==> flow/design.v <==
module lbmem(input CLK, input RESET, input [7:0] wdata, input wen, output [7:0] rdata, output valid);
  reg [7:0] data [0:63];
  reg state;
  reg [2:0] cnt;
  reg [5:0] waddr;
  wire [5:0] raddr;
  always @(posedge CLK or posedge RESET) begin
    if (RESET) begin
        state <= 1'b0;
        cnt <= 5'h0;
        waddr <= 6'h0;
    end else begin
      if (state==1'b0) begin
        cnt <= cnt + {3'h0,wen};
        state <= (cnt==3'h7 & wen);  
      end
      else begin
        cnt <= wen ? cnt : cnt-1'b1;
        state <= (cnt!=3'h1 | wen);
      end
      if (wen) begin
        data[waddr] <= wdata;
        waddr <= waddr+1'b1;
      end
    end
  end
  assign valid = (state & (cnt!=3'h1 | wen)) | (cnt == 3'h7 & wen); 
  assign raddr = waddr - {2'h0, (wen ? cnt : cnt-1'b1)};
  assign rdata = data[raddr];
endmodule
# Tool chain data of lbmem
# The steps from the RTL of lbmem to its reports follow in flow order.
# Line numbers count from 1 in the design file above.
# Cell names lack the library's common part.
# A cell with n/a has no value.
# inputs
top	lbmem
clock	CLK
cell_library	sky130hd
lib_corner	tt_025C_1v80

# Word level
# Source: Yosys, flattened and elaborated. Widths are those after wreduce. Registers that Yosys merges into a memory's read port (data or address) are not register bits. Print and check cells do not count. Equal cells are merged and count once.
# classes
add_sub_neg	4
equal	128
muxes	4
n_logic	5
n_reduce_logical	66
# ops
op	count
8-bit case mux with 64-bit select	1
6-bit == test with constant B	64
3-bit AND reduction	64
6-bit by 5-bit == test with 1-bit output with constant B	32
6-bit by 4-bit == test with 1-bit output with constant B	16
6-bit by 3-bit == test with 1-bit output with constant B	8
6-bit by 2-bit == test with 1-bit output with constant B	4
6-bit by 1-bit == test with 1-bit output with constant B	2
6-bit logical NOT	2
6-bit by 1-bit adder with 6-bit output with constant B	1
6-bit by 3-bit subtractor with 6-bit output	1
3-bit 2-to-1 mux	2
3-bit by 1-bit adder with 3-bit output	1
3-bit by 1-bit subtractor with 3-bit output with constant B	1
3-bit by 1-bit inequality test with 1-bit output with constant B	1
3-bit == test with constant B	1
1-bit AND	2
1-bit OR	2
1-bit inverter	1
1-bit 2-to-1 mux	1
# bits
ff_bits	522
in_bits	11
word_cells	274

# Depth
# Depth = most cells in a row (Yosys ltp): at word level without a register or memory, in the mapped netlist without a sequential cell, where the memories' decode and read muxes count.
# depth
word_depth	5
abc_area	0
depth_mapped	18
depth_no_buf	13

# After synthesis
# Yosys stat after the flow's synthesis: flattened, memories mapped to cells. It holds for the ABC_AREA given above (unset counts as 0); a run with the other value may have another netlist.
# by_type
cell_type	count
edfxtp_1	512
a22oi_1	67
nor2_1	112
nand2_1	93
nand3_1	60
a21oi_1	54
dfrtp_1	10
mux2i_1	21
a221oi_1	22
a22o_1	22
clkbuf_1	48
mux2_2	15
ha_1	12
nand4_1	24
a222oi_1	14
a31oi_1	21
a32oi_1	15
buf_2	23
# Other cell types: 62; their cells: 239.
# synth_totals
cells	1384
mapped_area_um2	21022.7
ffs	522

# Timing after synthesis
# Path of least setup slack by OpenSTA after synthesis, without wires, with an ideal clock, recovery checks aside; 20% of the period is set as input and as output delay. Where synthesis merged equal registers, the netlist keeps one of their names.
# synth_timing
kind	input -> output
start	input port wen
end	output port rdata[5]
period_ns	7.53
arrival_time_ns	4.586
path_slack_ns	1.438
delay_ns	3.080
stages	12
synth_period_reached_ns	6.092
# "delay_ns" is the arrival time less input delay plus setup time.
# At an output port there is no setup time.
# "stages": output pins that drive a net of the path, with the launching flip-flop's if there is one; two outputs of one cell count as two.
# "synth_period_reached_ns" is the clock period less the worst setup slack; recovery checks do not enter. This is arithmetic on one report: input and output delays are still those of the set period (20% each).
# Between the ends stands the longest chain of elaborated cells between them, by number of cells; it is not shown to be the way that was timed. Of several equally long chains one is given.
# A line is the first line of the expression or statement that the cell stems from. Yosys adds cells for indexed reads and writes and turns some case tables into memories.
# synth_via
cell_sequence	clkbuf_1 mux2_2 fa_1 clkbuf_1 mux2_2 nand2_1 a21oi_1 o21ai_0 a21oi_1 or4_1 nor4_1 nand4_1
elab_chain_len	4
cone_cells	67
# synth_rtl
item	line	source
start: declaration	1	module lbmem(input CLK, input RESET, input [7:0] wdata, input wen, output [7:0] rdata, output valid);
3-bit 2-to-1 mux	28	assign raddr = waddr - {2'h0, (wen ? cnt : cnt-1'b1)};
6-bit by 3-bit subtractor with 6-bit output	28
6-bit == test	29	assign rdata = data[raddr];
8-bit case mux with 64-bit select	29
end: declaration	1

# Timing after layout
# From the final timing report of run 1: the path of least setup slack in the routed layout; clock arrival at registers is part of the times.
# layout_timing
kind	register -> output
start	register cnt[0]
end	output port rdata[5]
period_ns	4.36
arrival_time_ns	4.59
path_slack_ns	-1.11
stages	17
# Between the ends stands the longest chain of elaborated cells between them, by number of cells; it is not shown to be the way that was timed. Of several equally long chains one is given.
# At most two assigning lines are given for a register; there are more.
# layout_via
cell_sequence	dfrtp_1 inv_1 ha_1 mux2_4 fa_2 xnor2_4 buf_6 nor2_1 buf_4 a222oi_1 o2bb2ai_1 a221oi_2 buf_4 o21ai_0 nor3_1 nand4_1 buf_2
elab_chain_len	5
cone_cells	68
# layout_rtl
item	line	source
start: declaration	4	reg [2:0] cnt;
start: assignment	14	cnt <= cnt + {3'h0,wen};
start: assignment	18	cnt <= wen ? cnt : cnt-1'b1;
3-bit by 1-bit subtractor with 3-bit output	28	assign raddr = waddr - {2'h0, (wen ? cnt : cnt-1'b1)};
3-bit 2-to-1 mux	28
6-bit by 3-bit subtractor with 6-bit output	28
6-bit == test	29	assign rdata = data[raddr];
8-bit case mux with 64-bit select	29
end: declaration	1	module lbmem(input CLK, input RESET, input [7:0] wdata, input wen, output [7:0] rdata, output valid);

# Below are 2 stored runs of the flow (Yosys, OpenROAD; platform sky130hd) on lbmem, each with its settings and what was measured, unordered. Constraints: input delay and output delay 20% of the set period each, output load 0.01 pF.
# "period_reached_ns" = clock period - worst setup slack. The figure is calculated, with input and output delays left at 20% of the set period.
# Settings: -- = not set for that run.
setting or result,run 1,run 2
period_ns,4.36,9.2
CORE_UTILIZATION,57,40
SETUP_SLACK_MARGIN,0.51,--
PLACE_DENSITY_LB_ADDON,0.25,--
CORE_ASPECT_RATIO,1.45,--
CORE_MARGIN,7,2
CELL_PAD_IN_SITES_GLOBAL_PLACEMENT,1,--
TNS_END_PERCENT,50,--
CTS_CLUSTER_DIAMETER,102,--
CAP_MARGIN,0,20
MAX_ROUTING_LAYER,met5,--
SLEW_MARGIN,20,20
synthArea_um2,21022.7,21022.7
finalCellArea_um2,26897.0,24195.7
tns_ns,-7.817,0.000
setup_ws_ns,-1.106,0.109
period_reached_ns,5.466,9.091
design_die_area_um2,42548.1,54405.6
