==> flow/design.v <==
module serializer( input CLK, input RESET, input [15:0] I0, input [15:0] I1, input [15:0] I2, input [15:0] I3, output [15:0] O);
  reg [15:0] s1;
  reg [15:0] s2;
  reg [15:0] s3;
  reg [1:0] cnt;
  always @(posedge CLK or posedge RESET) begin
    if (RESET) begin
      cnt <= 0;
    end else begin
      cnt <= (cnt==3) ? 0 : (cnt + 1);
      if (cnt==2'h0) begin
        s1 <= I1;
        s2 <= I2;
        s3 <= I3;
      end
    end
  end
  always @(*) begin
    case(cnt)
      2'h0 : O = I0;
      2'h1 : O = s1;
      2'h2 : O = s2;
      2'h3 : O = s3;
    endcase
  end
endmodule
# From RTL to reports: serializer
# What the tools print for serializer, step after step.
# Line numbers count from 1 in the design file above.
# Library cell names are shortened.
inputs:
  design: "serializer"
  clk_port: "CLK"
  library: "sky130hd"
  corner: "tt_025C_1v80"

# Word-level counts
# Yosys after proc, flatten, opt, wreduce and memory -nomap, before mapping. Enables and synchronous resets that opt folds into registers are not counted as muxes. Memory bits, and registers merged into a memory's read port (data or address), are not among the register bits. Print and check cells are not counted. Equal cells are merged and count once.
word_totals:
  elab_cells: 13
  output_inout_bits: 16
  in_bits: 66
  reg_bits: 50
classes:
  addsub: 1
  bitwise: 1
  reduce_logical: 2
  n_mux: 2
  eq_ne: 3
ops:
  columns: ["cell", "count"]
  rows:
  - ["parallel mux 16 bit (select 4 bit)", 1]
  - ["== test 2 bit with constant B", 2]
  - ["adder 2 x 1 -> 2 bit with constant B", 1]
  - ["== test 2 x 1 -> 1 bit with constant B", 1]
  - ["zero test 2 bit", 1]
  - ["AND reduction 2 bit", 1]
  - ["two-way mux 2 bit", 1]
  - ["NOT 1 bit", 1]

# Logic depth
# Longest topological path by Yosys (ltp), each cell counted once; first at word level (registers and memories cut), then after technology mapping (sequential cells cut; the memories' decode and read muxes count).
logic_depth:
  word_depth: 2
  ABC_AREA: 0
  mapped_depth: 5
  ltp_nobuf: 4

# After synthesis
# The flow's flattened synthesis, as Yosys stat reports it; memories are mapped. The netlist is that of the ABC_AREA named above (0 if unset); the other value can give another one.
synth_totals:
  seq_area_um2: 1491.4
  buffers: 6
  mapped_cells: 113
  ffs: 50
  mapped_area_um2: 1991.9
types:
  columns: ["type", "count", "type_area_um2"]
  rows:
  - ["edfxtp_1", 48, 1.44E+03]
  - ["a222oi_1", 16, 160.154]
  - ["mux2i_1", 16, 160.154]
  - ["inv_1", 19, 71.318]
  - ["dfrtp_1", 2, 50.048]
  - ["ha_1", 4, 50.048]
  - ["buf_2", 3, 15.014]
  - ["buf_8", 1, 15.014]
  - ["buf_6", 1, 11.261]
  - ["buf_4", 1, 7.507]
  - ["nor2b_1", 1, 6.256]
  - ["nor2_1", 1, 3.754]

# Worst setup path after synthesis
# Source: OpenSTA report_checks on the synthesized netlist (no wires, ideal clock, input and output delay 20% of the period each), path of least setup slack; recovery checks are left aside. Register names are those of the netlist, which keeps one name where synthesis merged equal registers.
synth_path:
  kind: "input to register"
  startpoint: "input port RESET"
  endpoint: "register s1[0]"
  in_delay_ps: 1440
  arrival_ps: 3597
  setup_ps: 460
  slack_ps: 3143
  t_required_ps: 6740
  path_delay_ps: 2617
  launch_ps: 1440
  clock_period_ps: 7200
  path_stages: 1
  n_path_buf: 0
  period_less_setup_slack_ps: 4057
# "path_delay_ps" = arrival - input delay + setup time.
# "path_stages": output pins that drive a net of the path, with the launching flip-flop's if there is one; two outputs of one cell count as two.
# "period_less_setup_slack_ps" = period - worst setup slack (recovery checks aside). The figure is calculated, with input and output delays left at 20% of the set period.
# The rows between start and end are the longest chain of elaborated cells between them; the timing report does not say that the signal goes this way. Where chains are equally long, one stands for them.
# A line is the first line of the expression or statement that the cell stems from. Yosys adds cells for indexed reads and writes and turns some case tables into memories.
synth_between:
  cell_sequence: "nor2b_1"
  elab_chain_cells: 2
  cone_cells: 2
  lines_between: 0
  cone_classes: "1 x logic; 1 x reduce/logical"
synth_rtl:
  columns: ["item", "line_no", "source"]
  rows:
  - ["start: declaration", 1, "module serializer( input CLK, input RESET, input [15:0] I0, input [15:0] I1, input [15:0] I2, input [15:0] I3, ..."]
  - ["NOT 1 bit", null, null]
  - ["AND reduction 2 bit", null, null]
  - ["end: assignment", 12, "s1 <= I1;"]
  - ["end: declaration", 2, "reg [15:0] s1;"]

# Timing after layout
# From the final timing report of run A: the path of least setup slack in the routed layout; clock arrival at registers is part of the times.
# The report prints the path's times to 10 ps; the period is as set.
layout_path:
  kind: "register to output"
  startpoint: "register cnt[0]"
  endpoint: "output port O[2]"
  path_stages: 6
  launch_ps: 290
  n_path_buf: 1
  t_required_ps: 3700
  slack_ps: 1220
  arrival_ps: 2470
  clock_period_ps: 4620
  output_delay_ps: 920
# The rows between start and end are the longest chain of elaborated cells between them; the timing report does not say that the signal goes this way. Where chains are equally long, one stands for them.
layout_between:
  cell_sequence: "dfrtp_1 > inv_1 > ha_1 > a222oi_1 > mux2i_1 > clkdlybuf4s50_1"
  elab_chain_cells: 2
  cone_cells: 5
  cone_classes: "3 x eq/ne; 1 x mux; 1 x reduce/logical"
layout_rtl:
  columns: ["item", "line_no", "source"]
  rows:
  - ["start: declaration", 5, "reg [1:0] cnt;"]
  - ["start: assignment", 8, "cnt <= 0;"]
  - ["start: assignment", 10, "cnt <= (cnt==3) ? 0 : (cnt + 1);"]
  - ["== test 2 bit", 19, "case(cnt)"]
  - ["parallel mux 16 bit (select 4 bit)", 19, null]
  - ["end: declaration", 1, "module serializer( input CLK, input RESET, input [15:0] I0, input [15:0] I1, input [15:0] I2, input [15:0] I3, ..."]

FLOW RESULTS
============

Module serializer, platform sky130hd: 2 stored runs of the flow (Yosys, OpenROAD) with differing settings, in no particular order. Input and output delays are each 20% of the period that was set; the output load is 0.01 pF.
"clock_period_reached_ps" means the clock period less the worst setup slack. The figure is calculated, with input and output delays left at 20% of the set period.
"critical_path_time_ps": the worst setup path's part of the clock period (all of it between registers, 20% less for each end at a port) less its slack. A launch clock that arrives late makes it longer, a capture clock that arrives late makes it shorter.
"power_mw": no workload was simulated; the value follows from the tool's default switching activity.
"critical_path_time_ps" is known to 10 ps.

--- run A ---
==> flow/run.sh <==
#!/bin/bash
# the make line also repeats the synthesis and layout settings of config.mk as NAME=value (left out here)
make -C /OpenROAD-flow-scripts/flow DESIGN_CONFIG=/design/flow/config.mk WORK_HOME=/design/flow/orfs CLKGATE_MAP_FILE= finish
==> flow/config.mk <==
export PLATFORM = sky130hd
export DESIGN_NAME = serializer
export DESIGN_NICKNAME = serializer
export VERILOG_FILES = /design/flow/design.v
export SDC_FILE = /design/flow/constraint.sdc
export NUM_CORES = 4
export LEC_CHECK = 0
export CAP_MARGIN = 20
export CORE_MARGIN = 10
export CORE_UTILIZATION = 31
export CTS_CLUSTER_SIZE = 76
export PLACE_DENSITY_LB_ADDON = 0.18
export SETUP_SLACK_MARGIN = -0.06
export SLEW_MARGIN = 20
==> flow/constraint.sdc <==
create_clock -name core_clock -period 4.62 [get_ports {CLK}]
set_input_delay 0.9240 -clock core_clock [delete_from_list [all_inputs] [get_ports {CLK}]]
set_output_delay 0.9240 -clock core_clock [all_outputs]
set_load 0.01 [all_outputs]

==> results, as YAML <==
results:
  synth_area_um2: 1991.9
  die_footprint_um2: 10032.0
  finish.stdcell_area_um2: 2970.3
  util_pct: 47.0
  timing.setup.ws_ps: 1225
  fin_tns_ps: 0
  holdWs_ps: 505
  power_mw: 0.8959
  clock_period_reached_ps: 3395
  critical_path_time_ps: 2470
  critical_path_type: "register to output"

--- run B ---
==> flow/run.sh <==
#!/bin/bash
# the make line also repeats the synthesis and layout settings of config.mk as NAME=value (left out here)
make -C /OpenROAD-flow-scripts/flow DESIGN_CONFIG=/design/flow/config.mk WORK_HOME=/design/flow/orfs CLKGATE_MAP_FILE= finish
==> flow/config.mk <==
export PLATFORM = sky130hd
export DESIGN_NAME = serializer
export DESIGN_NICKNAME = serializer
export VERILOG_FILES = /design/flow/design.v
export SDC_FILE = /design/flow/constraint.sdc
export NUM_CORES = 4
export LEC_CHECK = 0
export CAP_MARGIN = 35
export CORE_ASPECT_RATIO = 1.55
export CORE_MARGIN = 2
export CORE_UTILIZATION = 54
export PLACE_DENSITY = 0.57
export SETUP_SLACK_MARGIN = 0.65
export SLEW_MARGIN = 25
==> flow/constraint.sdc <==
create_clock -name core_clock -period 3.27 [get_ports {CLK}]
set_input_delay 0.6540 -clock core_clock [delete_from_list [all_inputs] [get_ports {CLK}]]
set_output_delay 0.6540 -clock core_clock [all_outputs]
set_load 0.01 [all_outputs]

==> results, as YAML <==
results:
  synth_area_um2: 1991.9
  die_footprint_um2: 4202.5
  finish.stdcell_area_um2: 3077.9
  util_pct: 86.8
  timing.setup.ws_ps: 697
  fin_tns_ps: 0
  holdWs_ps: 528
  power_mw: 1.291
  clock_period_reached_ps: 2573
  critical_path_time_ps: 1920
  critical_path_type: "register to output"
